==> flow/design.v <==
module ajuste (r, s, y);
	input [59:0] r;
	input [5:0] s;
	output reg [17:0] y;
		always@(r)
		case(s)
			0 : y = r[17:0]; 
			1 : y = r[18:1]; 
			2 : y = r[19:2]; 
			3 : y = r[20:3];
			4 : y = r[21:4];
			5 :	y = r[22:5];
			6 :	y = r[23:6];
			7 : y = r[24:7];
			8 :	y = r[25:8];
			9 :	y = r[26:9];
			10 : y = r[27:10];
			11 : y = r[28:11];
			12 : y = r[29:12];
			13 : y = r[30:13];
			14 : y = r[31:14];
			15 : y = r[32:15];
			16 : y = r[33:16];
			17 : y = r[34:17];
			18 : y = r[35:18];
			19 : y = r[36:19];
			20 : y = r[37:20];
			21 : y = r[38:21];
			22 : y = r[39:22];
			23 : y = r[40:23];
			24 : y = r[41:24];
			25 : y = r[42:25];
			26 : y = r[43:26];
			27 : y = r[44:27];
			28 : y = r[45:28];
			29 : y = r[46:29];
			30 : y = r[47:30];
			31 : y = r[48:31];
			32 : y = r[49:32];
			33 : y = r[50:33];
			34 : y = r[51:34];
			35 : y = r[52:35];
			36 : y = r[53:36];
			37 : y = r[54:37];
			38 : y = r[55:38];
			39 : y = r[56:39];
			40 : y = r[57:40];
			41 : y = r[58:41];
			42 : y = r[59:42]; 
			default y = r[59:42];
		endcase
endmodule
module contador #(parameter m = 6) (rst, clk, opc, n, z, i);
	input rst,clk;
	input [1:0] opc;
	input [m-1:0] n;
	output z;
	output [m-1:0] i;
	reg [m-1:0] qp, qn;
	always@(opc)
		case(opc)
			0 : qn = 0; 
			1 : qn  = qp;
			2 : qn = qp -1;
			3 : qn = n;
			default : qn = qp;			
		endcase
	assign z = (qp == 0)? 1:0;
	always@(posedge clk, posedge rst)
		begin
			if(rst)
				qp <= 0;
			else
				qp <= qn;
		end
	assign i = qp;
endmodule
module ff_gen_hab #(parameter n  = 60) (rst, clk, hab, d, q);
	input rst, clk, hab;
	input [n-1:0] d;
	output [n-1:0] q;
	reg [n-1:0] qp;
	wire [n-1:0] qn;
	assign qn = (hab == 0) ? qp : d; 
	always@(posedge clk, posedge rst) begin
		if(rst)
			qp <= 0;
		else
			qp <= qn;
	end
	assign q = qp;
endmodule
module ff_gen_hab2 #(parameter n = 60) (rst, clk, hab, d, q);
	input rst, clk;
	input [1:0] hab;
	input [n-1:0] d;
	output [n-1:0] q;
	reg [n-1:0] qn, qp;
	always@(hab) begin
		case(hab)
			0 : qn = 0; 
			1 : qn = d; 
			default : qn = qp;
		endcase
	end
	always@(posedge clk, posedge rst) begin
		if(rst)
			qp <= 0;
		else
			qp <= qn;	
	end
	assign q = qp;
endmodule
module fsm_mac (rst, clk, stf, z, lda, ldr, eof, opc);
	input rst, clk, stf, z;
	output reg [1:0] lda;
	output reg ldr, eof;
	output reg [1:0] opc;
	reg [2:0] qp, qn;
	always@(qp, stf, z) begin
		case(qp)
			0 : begin
				opc = 3; lda = 0; ldr = 0; eof = 1;
				if(stf)
					qn = 1;
				else
					qn = qp;
				end
			1 :	begin
				opc = 1; lda = 1; ldr = 0; eof = 0;
				qn = 2;
				end
			2 : begin
				opc = 1; lda = 2; ldr = 0; eof = 0;
				if(z)
					qn = 4;
				else
					qn = 3;
				end
			3 : begin
				opc = 2; lda = 2; ldr = 0; eof = 0;
				qn = 1;
				end
			4 : begin
				opc = 0; lda = 2; ldr = 1; eof = 0;
				qn = 0;
				end
			default : begin
				      opc = 0; lda = 0; ldr = 0; eof = 0; 
				      qn = 0;
					  end
		endcase
	end	
	always@(posedge rst, posedge clk) begin
		if(rst)
			qp <= 0;
		else
			qp <= qn;		
	end
endmodule
module mult_generic #(parameter n = 18, parameter m = 36) (x, a, m1);
	input signed [n-1:0] x;
	input signed [m-1:0] a;
	output signed [59:0] m1;
	wire signed [m+n-1:0] temp;
	wire [5:0] sign_ext;	
	assign temp =  x * a;
	assign sign_ext = {6{temp[m+n-1]}};	
	assign m1 = {sign_ext, temp};
endmodule
module sum_generic #(parameter n = 60) (q, p, s);
	input signed [n-1:0] q, p;
	output signed [n-1:0] s;
	assign s = p + q;	
endmodule
module top_mac(rst, clk, stf, x, a, n, s, eof, i, y);
	input rst, clk, stf;
	input [17:0] x;
	input [35:0] a;
	input [5:0] n;
	input [5:0] s;
	output eof;
	output [5:0] i;
	output [17:0] y;
	wire [59:0] p, q, u, r;
	wire ldr, z;
	wire [1:0] opc, lda;
	mult_generic #(.n(18), .m(36)) mod_mult_generic (x, a, p);
	sum_generic  #(.n(60))         mod_sum_generic  (q, p, u); 
	ff_gen_hab2  #(.n(60))		   mod_ff_gen_hab2	(rst, clk, lda, u, q);
	contador	 #(.m(6))		   mod_contador     (rst, clk, opc, n, z, i);
	fsm_mac		 				   mod_fsm_mac      (rst, clk, stf, z, lda, ldr, eof, opc); 
	ff_gen_hab   #(.n(60))		   mod_ff_gen_hab   (rst, clk, ldr, q, r);
	ajuste      				   mod_ajuste       (r, s, y);
endmodule
* Tool chain data of top_mac
The steps from the RTL of top_mac to its reports follow in flow order.
Line numbers count from 1 in the design file above.
Operators: Yosys type, input widths -> output width; for muxes data width and select width s.
Library cell names are shortened.
Not given: n/a
- Design top :: top_mac
- Clock :: clk
- Cell library :: sky130hd
- Library corner :: tt_025C_1v80

* Word-level counts
Yosys after proc, flatten, opt, wreduce and memory -nomap, before mapping. Memory bits, and registers merged into a memory's read port (data or address), are not among the register bits. Print and check cells are not counted. Equal cells are merged and count once.
- $mul :: 1
- Reduce/logical cells :: 8
- Mux-type cells :: 11
- Add/subtract/negate cells :: 2
- Equal/unequal tests :: 50
** Operators by type and width (number)
- $mul 18x36->54 :: 1
- $pmux 18 s42 :: 1
- $pmux 60 s2 :: 1
- $eq 6x5->1 const B :: 16
- $add 54x60->60 :: 1
- $eq 6x6->1 const B :: 10
- $eq 6x4->1 const B :: 8
- $eq 6x3->1 const B :: 4
- $pmux 6 s3 :: 1
- $eq 6x2->1 const B :: 2
- $logic_not 6->1 :: 2
- $pmux 3 s4 :: 1
- $eq 3x2->1 const B :: 2
- $sub 6x1->6 const B :: 1
- $eq 6x1->1 const B :: 1
- $pmux 2 s3 :: 1
- $mux 3 :: 2
- $eq 2x1->1 const B :: 2
- $eq 2x2->1 const B :: 2
- $logic_not 2->1 :: 2
- $pmux 2 s2 :: 1
- $eq 3x1->1 const B :: 1
- $eq 3x3->1 const B :: 1
- $logic_not 3->1 :: 1
- $reduce_or 3->1 :: 1
- $mux 1 :: 3
- $ne 2x2->1 const B :: 1
- $reduce_bool 2->1 :: 1
- $reduce_or 2->1 :: 1
- Register bits after elaboration :: 129
- Cells after elaboration :: 76
- Output and inout port bits :: 25

* Longest topological paths
Depth = most cells in a row (Yosys ltp): at word level without a register or memory, in the mapped netlist without a sequential cell, where the memories' decode and read muxes count.
- Depth in word-level cells :: 5
- ABC_AREA :: 0
- Mapped depth :: 27

* Mapped cells and area
Yosys stat after the flow's synthesis: flattened, memories mapped to cells. It holds for the ABC_AREA given above (unset counts as 0); a run with the other value may have another netlist.
** Cells by type (number)
- fa_1 :: 698
- dfrtp_1 :: 130
- inv_1 :: 681
- ha_1 :: 163
- nand2_1 :: 503
- and2_1 :: 243
- a221oi_1 :: 149
- a22o_1 :: 134
- clkbuf_1 :: 268
- mux2_2 :: 60
- a22oi_1 :: 64
- nand4_1 :: 74
- nor2_1 :: 122
- a21oi_1 :: 64
- xnor2_1 :: 35
- o21ai_0 :: 56
- a21o_1 :: 34
- a222oi_1 :: 20
Other cell types: 60; their cells: 272.
- Sequential area :: 3279.4 um2
- Cell area after synthesis :: 34141.5 um2
- Cells in the netlist :: 3770
- Mapped flip-flops :: 131
The figures by module come from a second, unflattened synthesis with its own total; it is not the netlist above.
- Cells (unflattened synthesis) :: 4559
- Area total of the unflattened synthesis :: 38470.6 um2
Each row is one instance without its submodules.
** Modules
- mult_generic :: cells 2606, sequential area 0.0 um2, times used 1, area 22590.4 um2
- ajuste :: cells 1108, sequential area 0.0 um2, times used 1, area 6996.7 um2
- sum_generic #(n=60) :: cells 521, sequential area 0.0 um2, times used 1, area 3590.9 um2
- ff_gen_hab #(n=60) :: cells 128, sequential area 1501.4 um2, times used 1, area 2537.4 um2
- ff_gen_hab2 #(n=60) :: cells 136, sequential area 1501.4 um2, times used 1, area 2152.1 um2
- contador #(m=6) :: cells 45, sequential area 150.1 um2, times used 1, area 417.9 um2
- fsm_mac :: cells 15, sequential area 126.4 um2, times used 1, area 185.2 um2
- top_mac :: cells 0, sequential area 0.0 um2, times used 1, area 0.0 um2

* Timing after synthesis
OpenSTA on the mapped netlist: ideal clock, no wires. The path of least setup slack (recovery checks aside). Input and output delay are each 20% of the period. Register names are those of the netlist, which keeps one name where synthesis merged equal registers.
- Kind :: input -> register
- Start point :: input port a[35]
- End point :: register mod_ff_gen_hab2.qp[59]
- Clock period :: 11700 ps
- Setup time :: 65 ps
- Arrival time :: 8721 ps
- Setup slack :: 2914 ps
- Driving pins on the path :: 22
- Data required time :: 11635 ps
- External input delay :: 2340 ps
- Path delay :: 6446 ps
- Synthesis period reached :: 8786 ps
"path delay" is the arrival time less input delay plus setup time.
"driving pins on the path": output pins that drive a net of the path, with the launching flip-flop's if there is one; two outputs of one cell count as two.
"synthesis period reached" is the clock period less the worst setup slack; recovery checks do not enter. This is arithmetic on one report: input and output delays are still those of the set period (20% each).
The rows between start and end are the longest chain of elaborated cells between them; the timing report does not say that the signal goes this way. Where chains are equally long, one stands for them.
A line is the first line of the expression or statement that the cell stems from. Yosys adds cells for indexed reads and writes and turns some case tables into memories.
- Cell sequence :: clkbuf_1 -> and2_1 -> fa_1 -> inv_1 -> fa_1 -> inv_1 -> fa_1 -> fa_1 -> fa_1 -> fa_1 -> ha_1 -> ha_1 -> clkbuf_1 -> a21o_1 -> a21o_1 -> a21o_1 -> a31o_2 -> a221o_1 -> a21oi_1 -> o211ai_1 -> mux2i_1 -> a211o_1
- Length of the longest elaborated chain :: 3
** Ends and longest elaborated chain, post-synthesis
- from (decl) :: RTL line 179 : input [35:0] a;
- $mul 18x36->54 :: RTL line 167 : assign temp = x * a;
- $add 54x60->60 :: RTL line 174 : assign s = p + q;
- $pmux 60 s2 :: RTL line 100 : case(hab)
- to (assign) :: RTL line 108 : qp <= 0;
- to (assign) :: RTL line 110 : qp <= qn;
- to (decl) :: RTL line 98 : reg [n-1:0] qn, qp;

* Path in the finished layout
From the final timing report of record 2: the path of least setup slack in the routed layout; clock arrival at registers is part of the times.
The report prints the path's times to 10 ps; the period is as set.
- Kind :: input -> register
- Start point :: input port x[6]
- End point :: register mod_ff_gen_hab2.qp[58]
- Driving pins on the path :: 22
- Data required time :: 10350 ps
- Setup time :: 100 ps
- Setup slack :: 940 ps
- External input delay :: 2000 ps
- Clock period :: 10000 ps
- Arrival time :: 9410 ps
The rows between start and end are the longest chain of elaborated cells between them; the timing report does not say that the signal goes this way. Where chains are equally long, one stands for them.
- Cell sequence :: clkdlybuf4s50_1 -> buf_4 -> and2_1 -> fa_1 -> inv_1 -> fa_1 -> fa_1 -> fa_1 -> inv_1 -> fa_1 -> fa_1 -> ha_1 -> ha_1 -> a21oi_1 -> o21ai_0 -> a31o_2 -> nor3_2 -> o2111ai_1 -> a221o_2 -> o31ai_2 -> o41ai_1 -> a41o_1
- Length of the longest elaborated chain :: 3
** Ends and longest elaborated chain, post-layout
- from (decl) :: RTL line 178 : input [17:0] x;
- $mul 18x36->54 :: RTL line 167 : assign temp = x * a;
- $add 54x60->60 :: RTL line 174 : assign s = p + q;
- $pmux 60 s2 :: RTL line 100 : case(hab)
- to (assign) :: RTL line 108 : qp <= 0;
- to (assign) :: RTL line 110 : qp <= qn;
- to (decl) :: RTL line 98 : reg [n-1:0] qn, qp;

2 stored runs of top_mac in the flow (synthesis by Yosys, layout by OpenROAD, sky130hd cells), in arbitrary order. Constraints: input delay and output delay 20% of the set period each, output load 0.01 pF.
"clock period achieved" = clock period - worst setup slack. The figure is calculated, with input and output delays left at 20% of the set period.

** Record 1
- Settings :: period_ns=5.86; CORE_UTILIZATION=42; SETUP_SLACK_MARGIN=1.65; CORE_ASPECT_RATIO=1.07; CELL_PAD_IN_SITES_DETAIL_PLACEMENT=2; ABC_AREA=0; CTS_CLUSTER_SIZE=24; CAP_MARGIN=15; MAX_ROUTING_LAYER=met5; CORE_MARGIN=2; SLEW_MARGIN=20
- Outcome :: not finished: clock tree synthesis ended with error DPL-0033

** Record 2
- Settings :: period_ns=10.0; CORE_UTILIZATION=16; CAP_MARGIN=20; CORE_MARGIN=2; SLEW_MARGIN=20
- Worst hold slack after layout :: 509 ps
- Synthesized cell area :: 34141.5 um2
- Die area :: 217095.0 um2
- Clock period achieved :: 9057 ps
- Std-cell area (final layout) :: 39132.5 um2
- Worst slack on setup checks :: 943 ps
